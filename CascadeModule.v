==> flow/design.v <==
module Cascademodule (inout wire [2:0]CAS , 
              input wire SP_EN,  
              input wire [7:0]ICW3,IRR,ICW2,
              input wire SNGL     , 
              input wire INTA ,
              output reg [7:0] CODEADDRESS  
		);
reg [2:0] ID ;
reg [3:0]IRRtemp;
reg [7:0] hasSlave ;
reg [2:0] CASBUFFER ;
wire [7:0] codeAddress ;
reg flagCodeAddress ;
always @(IRR)begin
	if(IRR == 8'b00000001)
		IRRtemp = 4'b0000;
	else if(IRR == 8'b00000010)
		IRRtemp = 4'b0001;
	else if (IRR == 8'b00000100)
		IRRtemp = 4'b0010;
	else if (IRR == 8'b00001000)
		IRRtemp = 4'b0011;
	else if (IRR == 8'b00010000)
		IRRtemp = 4'b0100;
	else if (IRR == 8'b00100000)
		IRRtemp = 4'b0101;
	else if (IRR == 8'b01000000)
		IRRtemp = 4'b0110;
	else if (IRR == 8'b10000000)
		IRRtemp = 4'b0111;
	else
		IRRtemp = 4'b1000;		
end
always @ (*)begin
    if(0==SNGL)begin
        if(0==SP_EN) begin
            ID<=ICW3[2:0] ; 
            hasSlave<=8'b00000000 ; 
            end                
        else if(1==SP_EN)
	begin
            hasSlave<=ICW3 ;    
            ID<=3'b000; 
    	end
	end
    else 
	begin
        	ID<=3'b000; 
        	hasSlave<=8'b00000000 ; 
        end
end
reg cnt =0 ;
always@(posedge INTA)begin 
    cnt=cnt+1;
        if(SP_EN==1)  
            CASBUFFER<=IRRtemp[2:0];
        else 
	if(CAS==ID || SNGL==1)begin  
		if(cnt == 2)
		begin
			cnt = 0 ;
			flagCodeAddress = 1;
		end     
		CODEADDRESS<={ICW2[7:3],IRRtemp[2:0]} ; 
	end  
end
always@(negedge INTA)begin
	 flagCodeAddress = 0;
end
assign CAS = CASBUFFER ;
assign codeAddress = (flagCodeAddress == 1 && SP_EN ==0 ) ? CODEADDRESS : 8'bzzzzzzzz;
endmodule
**From RTL to reports: Cascademodule**

The steps from the RTL of Cascademodule to its reports follow in flow order.
Lines are those of the file above, counted from 1.
Library cell names are shortened.
The mark n/a stands for no value.

- Top module: Cascademodule
- Clock input: INTA
- Cell library: sky130hd
- Timing corner: tt_025C_1v80

**After elaboration**

Counts by Yosys on the flattened word-level netlist (proc, flatten, opt, wreduce; memories kept). Register bits leave out memories and registers merged into their read ports (data or address); mux counts leave out enables and synchronous resets folded into registers. Print and check cells are left out. Cells with the same type and inputs are merged into one.

- Equal/unequal tests: 9
- Multiplexer cells: 10
- Bitwise operators: 1
- Reductions and logical operators: 2

Operator list:

| cell | count |
|---|---|
| two-way mux 3 bit | 10 |
| == test 8 x 1 -> 1 bit (second input constant) | 1 |
| == test 8 x 2 -> 1 bit (second input constant) | 1 |
| == test 8 x 3 -> 1 bit (second input constant) | 1 |
| == test 8 x 4 -> 1 bit (second input constant) | 1 |
| == test 8 x 5 -> 1 bit (second input constant) | 1 |
| == test 8 x 6 -> 1 bit (second input constant) | 1 |
| == test 8 x 7 -> 1 bit (second input constant) | 1 |
| == test 8 bit (second input constant) | 1 |
| == test 3 bit | 1 |
| AND reduction 2 bit | 1 |
| logical OR 1 bit | 1 |
| NOT 1 bit | 1 |

- Bits in registers: 11
- Input bits: 27
- Elaborated cells: 24

**Depth**

Longest topological path by Yosys (ltp), each cell counted once; first at word level (registers and memories cut), then after technology mapping (sequential cells cut; the memories' decode and read muxes count).

- Depth in word-level cells: 9
- ABC_AREA: 0
- Gate-level depth with buffers: 3
- Depth with buffers taken out: 3

**After synthesis**

The flow's flattened synthesis, as Yosys stat reports it; memories are mapped. The netlist is that of the ABC_AREA named above (0 if unset); the other value can give another one.

Cell types:

| cell | count | area in all (sq um) |
|---|---|---|
| edfxtp_1 | 11 | 330.317 |
| xnor2_1 | 8 | 70.067 |
| or4_1 | 4 | 30.029 |
| o41ai_1 | 1 | 8.758 |
| or3_2 | 1 | 7.507 |
| a31oi_1 | 1 | 6.256 |
| or3_1 | 1 | 6.256 |
| a21oi_1 | 1 | 5.005 |
| o21ai_0 | 1 | 5.005 |
| nor2_1 | 1 | 3.754 |

- Mapped cells: 30
- Chip area (Yosys): 473.0 sq um
- Mapped flip-flops: 11
- Buffer cells: 0

**Timing after synthesis**

Path of least setup slack by OpenSTA after synthesis, without wires, with an ideal clock, recovery checks aside; 20% of the period is set as input and as output delay. Where synthesis merged equal registers, the netlist keeps one of their names.

- Kind: input to register
- Start: input IRR[0]
- End: register (no name shown)
- Clock period: 1.68 ns
- External input delay: 0.336 ns
- Library setup time: 0.211 ns
- Time at the first pin: 0.336 ns
- Arrival time: 1.384 ns
- Slack: 0.085 ns
- Delay of the path: 1.259 ns
- Stages on the path: 3
- Buffers on the path: 0
- Period reached after synthesis: 1.595 ns

"delay of the path" is the arrival time less input delay plus setup time.
"stages on the path" counts driving pins, that of a launching flip-flop among them; a cell with two outputs on the path counts twice.
"period reached after synthesis" = period - worst setup slack (recovery checks aside). The figure is calculated, with input and output delays left at 20% of the set period.
The rows between start and end are the longest chain of elaborated cells between them; the timing report does not say that the signal goes this way. Where chains are equally long, one stands for them.
Each line given opens the expression or statement behind the cell; cells for indexed reads and writes are added by Yosys, which also makes memories of some case tables.

- Path through: or4_1 > or4_1 > o41ai_1
- Length of the longest elaborated chain: 9

RTL lines, path post-synthesis:

| item | line | source |
|---|---|---|
| start, declared | 3 | `input wire [7:0]ICW3,IRR,ICW2,` |
| == test 8 bit | 29 | `else if (IRR == 8'b10000000)` |
| two-way mux 3 bit | 29 |  |
| two-way mux 3 bit | 27 | `else if (IRR == 8'b01000000)` |
| two-way mux 3 bit | 25 | `else if (IRR == 8'b00100000)` |
| two-way mux 3 bit | 23 | `else if (IRR == 8'b00010000)` |
| two-way mux 3 bit | 21 | `else if (IRR == 8'b00001000)` |
| two-way mux 3 bit | 19 | `else if (IRR == 8'b00000100)` |
| two-way mux 3 bit | 17 | `else if(IRR == 8'b00000010)` |
| two-way mux 3 bit | 15 | `if(IRR == 8'b00000001)` |

**Timing after layout**

From the final timing report of run 2: the path of least setup slack in the routed layout; clock arrival at registers is part of the times.

- Kind: input to register
- Start: input IRR[7]
- End: register (no name shown)
- Clock period: 2.4 ns
- External input delay: 0.48 ns
- Library setup time: 0.24 ns
- Time at the first pin: 0.48 ns
- Arrival time: 2.09 ns
- Slack: 0.34 ns
- Stages on the path: 4
- Buffers on the path: 1

The rows between start and end are the longest chain of elaborated cells between them; the timing report does not say that the signal goes this way. Where chains are equally long, one stands for them.

- Path through: clkdlybuf4s50_1 > or4_1 > or4_1 > o41ai_1
- Length of the longest elaborated chain: 9

RTL lines, path after layout:

| item | line | source |
|---|---|---|
| start, declared | 3 | `input wire [7:0]ICW3,IRR,ICW2,` |
| == test 8 bit | 29 | `else if (IRR == 8'b10000000)` |
| two-way mux 3 bit | 29 |  |
| two-way mux 3 bit | 27 | `else if (IRR == 8'b01000000)` |
| two-way mux 3 bit | 25 | `else if (IRR == 8'b00100000)` |
| two-way mux 3 bit | 23 | `else if (IRR == 8'b00010000)` |
| two-way mux 3 bit | 21 | `else if (IRR == 8'b00001000)` |
| two-way mux 3 bit | 19 | `else if (IRR == 8'b00000100)` |
| two-way mux 3 bit | 17 | `else if(IRR == 8'b00000010)` |
| two-way mux 3 bit | 15 | `if(IRR == 8'b00000001)` |

Add stored flow runs of Cascademodule

Below are 2 stored runs of the flow (Yosys, OpenROAD; platform sky130hd) on Cascademodule, each with its settings and what was measured, unordered. Constraints: input delay and output delay 20% of the set period each, output load 0.01 pF.
"clock period reached" is the run's clock period less its worst setup slack. It is reckoned from that one timing run; input and output delays stay at 20% of the period that was set.
"worst path time": the worst setup path's part of the clock period (all of it between registers, 20% less for each end at a port) less its slack. A launch clock that arrives late makes it longer, a capture clock that arrives late makes it shorter.
"total power after layout": no workload was simulated; the value follows from the tool's default switching activity.
A setting shown as -- is not set for that run.
Results: -- = not shown.

| setting or result | run 1 | run 2 |
|---|---|---|
| period_ns | 1.37 | 2.4 |
| CORE_UTILIZATION | 46 | 32 |
| SETUP_SLACK_MARGIN | 0.17 | -- |
| PLACE_DENSITY_LB_ADDON | 0.24 | 0.09 |
| HOLD_SLACK_MARGIN | 0.17 | -- |
| CORE_ASPECT_RATIO | 1.16 | -- |
| CORE_MARGIN | 7 | 2 |
| CELL_PAD_IN_SITES_GLOBAL_PLACEMENT | 3 | -- |
| CELL_PAD_IN_SITES_DETAIL_PLACEMENT | 2 | -- |
| GPL_TIMING_DRIVEN | 0 | 0 |
| GPL_ROUTABILITY_DRIVEN | 0 | -- |
| SLEW_MARGIN | 5 | 20 |
| MAX_ROUTING_LAYER | met4 | -- |
| CAP_MARGIN | 20 | 20 |
| ABC_AREA | -- | 0 |
| CTS_CLUSTER_SIZE | -- | 24 |
| CTS_CLUSTER_DIAMETER | -- | 386 |
| MIN_ROUTING_LAYER | -- | met1 |
| total negative slack on setup checks (ns) | -- | 0.000 |
| die footprint (sq um) | -- | 1801.6 |
| total power after layout (µW) | -- | 436.7 |
| worst hold slack in the final report (ns) | -- | 0.761 |
| worst setup slack after layout (ns) | -- | 0.336 |
| synthesized cell area (sq um) | -- | 473.0 |
| worst path time (ns) | -- | 1.58 |
| type of the worst setup path | -- | input to register |
| utilization of the finished layout (%) | -- | 58.3 |
| standard-cell area after layout (sq um) | -- | 778.2 |
| clock period reached (ns) | -- | 2.064 |

Run 1: no results, placement failed with FLW-0024
